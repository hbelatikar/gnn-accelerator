==> flow/design.v <==
module relu #(parameter RELU_SIZE = 5) 
    (   clk, in_ready,
        in0, in1, in2, in3,
        out0, out1, out2, out3,
        relu_ready
    );
    input clk, in_ready;
    input  signed [RELU_SIZE - 1 : 0] in0, in1, in2, in3;
    output logic relu_ready;
    output logic signed [RELU_SIZE - 1 : 0] out0, out1, out2, out3;
	always_ff @(posedge clk) begin         
        if(in_ready) begin
            out0 <= (in0 [RELU_SIZE - 1]) ? 'b0 : in0;
            out1 <= (in1 [RELU_SIZE - 1]) ? 'b0 : in1;
            out2 <= (in2 [RELU_SIZE - 1]) ? 'b0 : in2;
            out3 <= (in3 [RELU_SIZE - 1]) ? 'b0 : in3;
        end
        relu_ready <= in_ready;
    end
endmodule
module relu_4n #(parameter RELU4_SIZE = 5) (
    clk, in_ready,
    in0_n0, in1_n0, in2_n0, in3_n0,
    in0_n1, in1_n1, in2_n1, in3_n1,
    in0_n2, in1_n2, in2_n2, in3_n2,
    in0_n3, in1_n3, in2_n3, in3_n3,
    out0_n0, out1_n0, out2_n0, out3_n0,
    out0_n1, out1_n1, out2_n1, out3_n1,
    out0_n2, out1_n2, out2_n2, out3_n2,
    out0_n3, out1_n3, out2_n3, out3_n3,
    relu_ready
);
    input  signed [RELU4_SIZE - 1 : 0]    in0_n0, in1_n0, in2_n0, in3_n0,
                                            in0_n1, in1_n1, in2_n1, in3_n1,
                                            in0_n2, in1_n2, in2_n2, in3_n2,
                                            in0_n3, in1_n3, in2_n3, in3_n3;
    input clk, in_ready;
    output signed [RELU4_SIZE - 1 : 0]    out0_n0, out1_n0, out2_n0, out3_n0,
                                            out0_n1, out1_n1, out2_n1, out3_n1,
                                            out0_n2, out1_n2, out2_n2, out3_n2,
                                            out0_n3, out1_n3, out2_n3, out3_n3;
    output relu_ready;
    logic relu_ready_0, relu_ready_1, relu_ready_2, relu_ready_3;
    relu    #(.RELU_SIZE(RELU4_SIZE)) 
        R0  (.clk(clk), .in_ready(in_ready),
            .in0(in0_n0), .in1(in1_n0), .in2(in2_n0), .in3(in3_n0),
            .out0(out0_n0),.out1(out1_n0), .out2(out2_n0), .out3(out3_n0),
            .relu_ready(relu_ready_0));
    relu    #(.RELU_SIZE(RELU4_SIZE)) 
        R1  (.clk(clk), .in_ready(in_ready),
            .in0(in0_n1), .in1(in1_n1), .in2(in2_n1), .in3(in3_n1),
            .out0(out0_n1),.out1(out1_n1), .out2(out2_n1), .out3(out3_n1),
            .relu_ready(relu_ready_1));
    relu    #(.RELU_SIZE(RELU4_SIZE)) 
        R2  (.clk(clk), .in_ready(in_ready),
            .in0(in0_n2), .in1(in1_n2), .in2(in2_n2), .in3(in3_n2),
            .out0(out0_n2),.out1(out1_n2), .out2(out2_n2), .out3(out3_n2),
            .relu_ready(relu_ready_2));
    relu    #(.RELU_SIZE(RELU4_SIZE)) 
        R3  (.clk(clk), .in_ready(in_ready),
            .in0(in0_n3), .in1(in1_n3), .in2(in2_n3), .in3(in3_n3),
            .out0(out0_n3),.out1(out1_n3), .out2(out2_n3), .out3(out3_n3),
            .relu_ready(relu_ready_3));
    assign relu_ready = relu_ready_0 & relu_ready_1 & relu_ready_2 & relu_ready_3; 
endmodule
### Tool chain data of relu_4n

What the tools print for relu_4n, step after step.
Lines are those of the file above, counted from 1.
Operators: Yosys type, input widths -> output width; for muxes data width and select width s.
A cell with -- has no value.

| set-up | value |
|---|---|
| design top | relu_4n |
| clock | clk |
| standard-cell library | sky130hd |
| corner | tt_025C_1v80 |

### Elaborated design

Source: Yosys, flattened and elaborated, memories not mapped. Widths are those after wreduce; folded enables and synchronous resets count as part of the registers. Registers that Yosys merges into a memory's read port (data or address) are not register bits. Print and check cells do not count. Equal cells are merged and count once.

| bit counts | value |
|---|---|
| latch bits | 0 |
| bits in registers | 81 |
| memory cells | 0 |
| bits in read-only memories | 0 |
| RAM bits | 0 |
| bits of input ports | 82 |
| word-level cells | 17 |
| output and inout bits | 81 |
| clocked read ports x word width | 0 |

| operators by class | value |
|---|---|
| div/mod/pow operators | 0 |
| bitwise logic cells | 0 |
| mux-type cells | 0 |
| $mul | 0 |
| equal/unequal tests | 0 |
| shifts and indexed selects | 0 |
| magnitude comparators | 0 |
| add/subtract/negate cells | 0 |
| reductions and logical operators | 0 |

### Depth

Longest topological path by Yosys (ltp), each cell counted once; first at word level (registers and memories cut), then after technology mapping (sequential cells cut; the memories' decode and read muxes count).

| logic depth | value |
|---|---|
| depth after elaboration | 0 |
| ABC_AREA | 0 |
| gate-level depth with buffers | 1 |
| gate-level depth less buffers | 1 |

### After synthesis

Yosys stat after the flow's synthesis: flattened, memories mapped to cells. It holds for the ABC_AREA given above (unset counts as 0); a run with the other value may have another netlist.

| mapped netlist | value |
|---|---|
| cell count | 146 |
| buffer cells | 16 |
| mapped area | 2,626.3 µm² |
| flip-flops | 65 |
| sequential part of the area | 1,941.9 µm² |

Cell types:

| type | count | area in all (µm²) |
|---|---|---|
| sky130_fd_sc_hd__edfxtp_1 | 64 | 1.92E+03 |
| sky130_fd_sc_hd__and2b_2 | 64 | 560.538 |
| sky130_fd_sc_hd__buf_4 | 16 | 120.115 |
| sky130_fd_sc_hd__dfxtp_1 | 1 | 20.019 |
| sky130_fd_sc_hd__conb_1 | 1 | 3.754 |

By module: a second synthesis without flattening, with its own total; a netlist apart from the flattened one above.

| second synthesis, totals | value |
|---|---|
| cell total of the unflattened synthesis | 153 |
| area total of the unflattened synthesis | 2,546.2 µm² |

Rows give one instance, submodules left out.

By module:

| module | instances | area (µm²) | sequential area (µm²) | cells |
|---|---|---|---|---|
| relu #(RELU_SIZE=5) | 4 | 634.4 | 500.5 | 38 |
| relu_4n | 1 | 8.8 | 0.0 | 1 |

### Worst setup path after synthesis

OpenSTA on the mapped netlist: ideal clock, no wires. The path of least setup slack (recovery checks aside). Input and output delay are each 20% of the period. Register names are those of the netlist, which keeps one name where synthesis merged equal registers.

| path after synthesis | value |
|---|---|
| path type | input -> register |
| from | input port in0_n0[4] |
| to | register R0.out0[0] |
| data arrival time | 0.335 ns |
| clock period | 0.773 ns |
| data required time | 0.518 ns |
| stages | 1 |
| launch time at the first pin | 0.155 ns |
| input delay | 0.155 ns |
| path delay | 0.435 ns |
| setup slack | 0.183 ns |
| buffers on the path | 0 |
| library setup time | 0.255 ns |
| period reached after synthesis | 0.59 ns |

"path delay" is the arrival time less input delay plus setup time.
"stages": output pins that drive a net of the path, with the launching flip-flop's if there is one; two outputs of one cell count as two.
"period reached after synthesis" is the clock period less the worst setup slack; recovery checks do not enter. This is arithmetic on one report: input and output delays are still those of the set period (20% each).

| on the way, after synthesis | value |
|---|---|
| cell sequence | sky130_fd_sc_hd__and2b_2 |
| length of the longest elaborated chain | 0 |
| elaborated cells on any way between the ends | 0 |
| source lines of those cells | 0 |

Ends and longest elaborated chain, after synthesis:

| item | RTL line | RTL |
|---|---|---|
| start, declared | 33 | `input  signed [RELU4_SIZE - 1 : 0]    in0_n0, in1_n0, in2_n0, in3_n0,` |
| end, assigned | 13 | `out0 <= (in0 [RELU_SIZE - 1]) ? 'b0 : in0;` |
| end, declared | 10 | `output logic signed [RELU_SIZE - 1 : 0] out0, out1, out2, out3;` |

### Timing after layout

From the final timing report of flow run A: the path of least setup slack in the routed layout; clock arrival at registers is part of the times.

| path post-layout | value |
|---|---|
| path type | register -> output |
| from | register R0.out0[0] |
| to | output port out0_n0[0] |
| launch time at the first pin | 0.33 ns |
| clock period | 0.545 ns |
| stages | 2 |
| data required time | 0.44 ns |
| buffers on the path | 1 |
| data arrival time | 0.86 ns |
| setup slack | -0.42 ns |
| external output delay | 0.11 ns |

| on the way, post-layout | value |
|---|---|
| cell sequence | sky130_fd_sc_hd__edfxtp_1 sky130_fd_sc_hd__buf_2 |
| length of the longest elaborated chain | 0 |
| elaborated cells on any way between the ends | 0 |
| source lines of those cells | 0 |

Ends and longest elaborated chain, post-layout:

| item | RTL line | RTL |
|---|---|---|
| start, declared | 10 | `output logic signed [RELU_SIZE - 1 : 0] out0, out1, out2, out3;` |
| start, assigned | 13 | `out0 <= (in0 [RELU_SIZE - 1]) ? 'b0 : in0;` |
| end, declared | 38 | `output signed [RELU4_SIZE - 1 : 0]    out0_n0, out1_n0, out2_n0, out3_n0,` |

==> results <==
Below are 2 stored runs of the flow (Yosys, OpenROAD; platform sky130hd) on relu_4n, each with its settings and what was measured, unordered. Constraints: input delay and output delay 20% of the set period each, output load 0.01 pF.
"reached clock period" = clock period - worst setup slack. The figure is calculated, with input and output delays left at 20% of the set period.
"time on the worst setup path": the worst setup path's part of the clock period (all of it between registers, 20% less for each end at a port) less its slack. A launch clock that arrives late makes it longer, a capture clock that arrives late makes it shorter.
"power consumption" rests on the timing tool's default activity at the inputs, not on a simulated workload.
Settings: n/a = not set for that run.

| stored run | period_ns | SETUP_SLACK_MARGIN | CAP_MARGIN | CORE_MARGIN | CORE_UTILIZATION | SLEW_MARGIN | PLACE_DENSITY_LB_ADDON | CELL_PAD_IN_SITES_GLOBAL_PLACEMENT | ABC_AREA | GPL_TIMING_DRIVEN | CTS_CLUSTER_SIZE | MIN_ROUTING_LAYER | MAX_ROUTING_LAYER | total negative slack on setup checks (ns) | reached clock period (ns) | power consumption (mW) | setup slack of the worst path (ns) | full die area (µm²) | mapped cell area after synthesis (µm²) | utilization after routing (%) | standard-cell area after layout (µm²) | time on the worst setup path (ns) | type of the worst setup path |
|---|---|---|---|---|---|---|---|---|---|---|---|---|---|---|---|---|---|---|---|---|---|---|---|
| flow run A | 0.545 | 0.07 | 20 | 2 | 40 | 20 | n/a | n/a | n/a | n/a | n/a | n/a | n/a | -25.550 | 0.968 | 12.309 | -0.423 | 7,230.1 | 2,626.3 | 63.7 | 4,047.6 | 0.86 | register -> output |
| flow run B | 0.701 | -0.04 | 5 | 2 | 42 | 20 | 0.21 | 1 | 0 | 0 | 48 | met2 | met4 | -18.295 | 1.016 | 9.018 | -0.315 | 6,901.5 | 2,626.3 | 68.5 | 4,106.4 | 0.88 | register -> output |
